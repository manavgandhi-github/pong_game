==> flow/design.v <==
`timescale 1ns / 1ps
module game_clk (clk, game_clock, score);
	 input clk;
	 input score;
	 output reg game_clock = 0;
	 integer speed = 10000000;
	 reg [24:0] count = 25'd0;
always @ (posedge clk)
begin
	if (count == speed) 
		begin
			game_clock <= ~game_clock;
			count <= 25'd0;
			if (speed > 500000) speed <= 10000000 - (score)*1000000;
		end
	else
		begin
			count <= count + 25'd1;
		end
end
endmodule
# From RTL to reports: game_clk
# Tool output for the design above, in the order of the flow.
# Line numbers count from 1 in the design file above.
# Operators carry their Yosys type and port widths (W data, S select, Z words).
# Library cell names are shortened.
# A cell with - has no value.
# design
design,game_clk
clock,clk
lib,sky130hd
lib_corner,tt_025C_1v80

# Word level
# Source: Yosys, flattened and elaborated, memories not mapped. Widths are those after wreduce. Registers that Yosys merges into a memory's read port (data or address) are not register bits. Print and check cells do not count. Equal cells are merged and count once.
# bits
wordCells,10
ff_bits,58
# op_classes
n_logic,1
mul,1
equal,1
n_cmp,1
reduce_and_logical,1
addsub,2
# ops
cell,n
$eq A25 B32 Y1,1
$gt A32 B20 Y1 const B,1
$sub A24 B21 Y25 const A,1
$add A25 B1 Y25 const B,1
$mul A1 B14 Y15 const B,1
$reduce_and A2 Y1,1
$not A1 Y1,1

# Depth
# Yosys ltp: most cells in a row. Word level: on the elaborated netlist, between registers, memories and ports. Mapped: between sequential cells and ports; inverters and the memories' decode and read muxes count.
# depth
ltp_word,2
ABC_AREA,0
depth_mapped,7
depth_no_buf,6

# After synthesis
# Yosys stat after the flow's synthesis: flattened, memories mapped to cells. It holds for the ABC_AREA given above (unset counts as 0); a run with the other value may have another netlist.
# Totals and module areas in this step are rounded.
# types
type,n,type_area_um2
dfxtp_1,25,500.48
xnor2_1,11,96.342
edfxtp_1,3,90.086
xor2_1,6,52.55
nand3_1,10,50.048
or4_1,6,45.043
nand4_1,7,43.792
nor2_1,11,41.29
and3_1,5,31.28
a21oi_1,6,30.029
o31ai_1,4,30.029
a2111oi_4,1,27.526
and4_1,3,26.275
inv_1,7,26.275
nand2_1,7,26.275
nor4b_1,3,26.275
ha_1,2,25.024
buf_6,2,22.522
# Other cell types: 9; their cells: 15.
# synth_totals
stdcells,134
sequential_area_mm2,0.0005906
ffs,28
n_buf,4
yosys_area_mm2,0.001275

# Timing after synthesis
# Path of least setup slack by OpenSTA after synthesis, without wires, with an ideal clock, recovery checks aside; 20% of the period is set as input and as output delay. Where synthesis merged equal registers, the netlist keeps one of their names.
# synth_path
path_type,flip-flop to flip-flop
from,reg count[7]
to,reg game_clock
slack_ps,-21
arrival_time_ps,1695
setup_ps,297
delay_ps,1992
t_first_pin_ps,0
driving_pins,6
period_ps,1970
synth_period_reached_ps,1991
# "delay_ps" is the arrival time less input delay plus setup time.
# "driving_pins" counts driving pins, that of a launching flip-flop among them; a cell with two outputs on the path counts twice.
# "synth_period_reached_ps" is the clock period less the worst setup slack; recovery checks do not enter. This is arithmetic on one report: input and output delays are still those of the set period (20% each).
# Between the ends stands the longest chain of elaborated cells between them, by number of cells; it is not shown to be the way that was timed. Of several equally long chains one is given.
# Each line given opens the expression or statement behind the cell; cells for indexed reads and writes are added by Yosys, which also makes memories of some case tables.
# synth_via
path_cell_list,dfxtp_1 -> buf_6 -> or4_1 -> o22a_1 -> a2111oi_4 -> buf_6
elab_chain_len,1
# synth_rtl
item,line,source
start: declaration,7,reg [24:0] count = 25'd0;
start: assignment,13,count <= 25'd0;
start: assignment,18,count <= count + 25'd1;
$eq A25 B32 Y1,10,if (count == speed)
end: assignment,12,game_clock <= ~game_clock;
end: declaration,5,output reg game_clock = 0;

# Worst path after layout
# Path of least setup slack in the final report of entry A (OpenROAD, finished layout, wires in). Where an end is a register, its clock arrival counts in the times.
# The report prints the path's times to 10 ps; the period is as set.
# layout_path
path_type,flip-flop to flip-flop
from,reg count[0]
to,reg speed[16]
arrival_time_ps,1830
driving_pins,7
slack_ps,-640
t_first_pin_ps,270
setup_ps,280
period_ps,1200
# Between the ends stands the longest chain of elaborated cells between them, by number of cells; it is not shown to be the way that was timed. Of several equally long chains one is given.
# layout_via
path_cell_list,dfxtp_2 -> inv_1 -> ha_1 -> nor4b_1 -> nand3_1 -> a2111oi_4 -> buf_4
elab_chain_len,2
# layout_rtl
item,line,source
start: declaration,7,reg [24:0] count = 25'd0;
start: assignment,13,count <= 25'd0;
start: assignment,18,count <= count + 25'd1;
$eq A25 B32 Y1,10,if (count == speed)
$reduce_and A2 Y1,-,
end: assignment,14,
end: declaration,6,integer speed = 10000000;

# game_clk through Yosys and OpenROAD on sky130hd: 2 stored runs, unordered, with their settings and measured results. The constraints put input and output delay at 20% of the set period each and load the outputs with 0.01 pF.
# "achieved_clock_period_ps": clock period set for the run, less the worst setup slack. It is reckoned from that one timing run; input and output delays stay at 20% of the period that was set.
# By "worst_path_ps" is meant the share of the clock period that the worst setup path is allowed (20% is reserved at inputs, 20% at outputs), minus its slack. Clock arrival times at its registers enter into it.
# "power_w": no workload was simulated; the value follows from the tool's default switching activity.
# "worst_path_ps" is given in steps of 10 ps.
# Measured values are rounded.
# Settings: n/a = not set for that run.
run,period_ns,CORE_UTILIZATION,PLACE_DENSITY,CORE_MARGIN,GPL_ROUTABILITY_DRIVEN,CTS_CLUSTER_SIZE,CTS_CLUSTER_DIAMETER,SLEW_MARGIN,MAX_ROUTING_LAYER,CAP_MARGIN,SETUP_SLACK_MARGIN,CORE_ASPECT_RATIO,CELL_PAD_IN_SITES_DETAIL_PLACEMENT,TNS_END_PERCENT,ABC_AREA,GPL_TIMING_DRIVEN,MIN_ROUTING_LAYER,worst_path_ps,critical_path_kind,timing.setup.ws_ps,final_die_area_mm2,achieved_clock_period_ps,ws_hold_ps,finish.stdcell_area_mm2,power_w,synthArea_mm2,final_setup_tns_ps,finish.utilization_pct
entry A,1.2,25,0.77,10,0,34,199,20,met4,20,n/a,n/a,n/a,n/a,n/a,n/a,n/a,1840,flip-flop to flip-flop,-639,0.008357,1839,462,0.001976,0.001533,0.001275,-11850,41.0
entry B,1.26,39,n/a,2,1,n/a,n/a,35,n/a,20,0.33,1.15,2,30,0,1,met2,2100,flip-flop to flip-flop,-844,0.003744,2104,577,0.001876,0.001539,0.001275,-17190,59.2
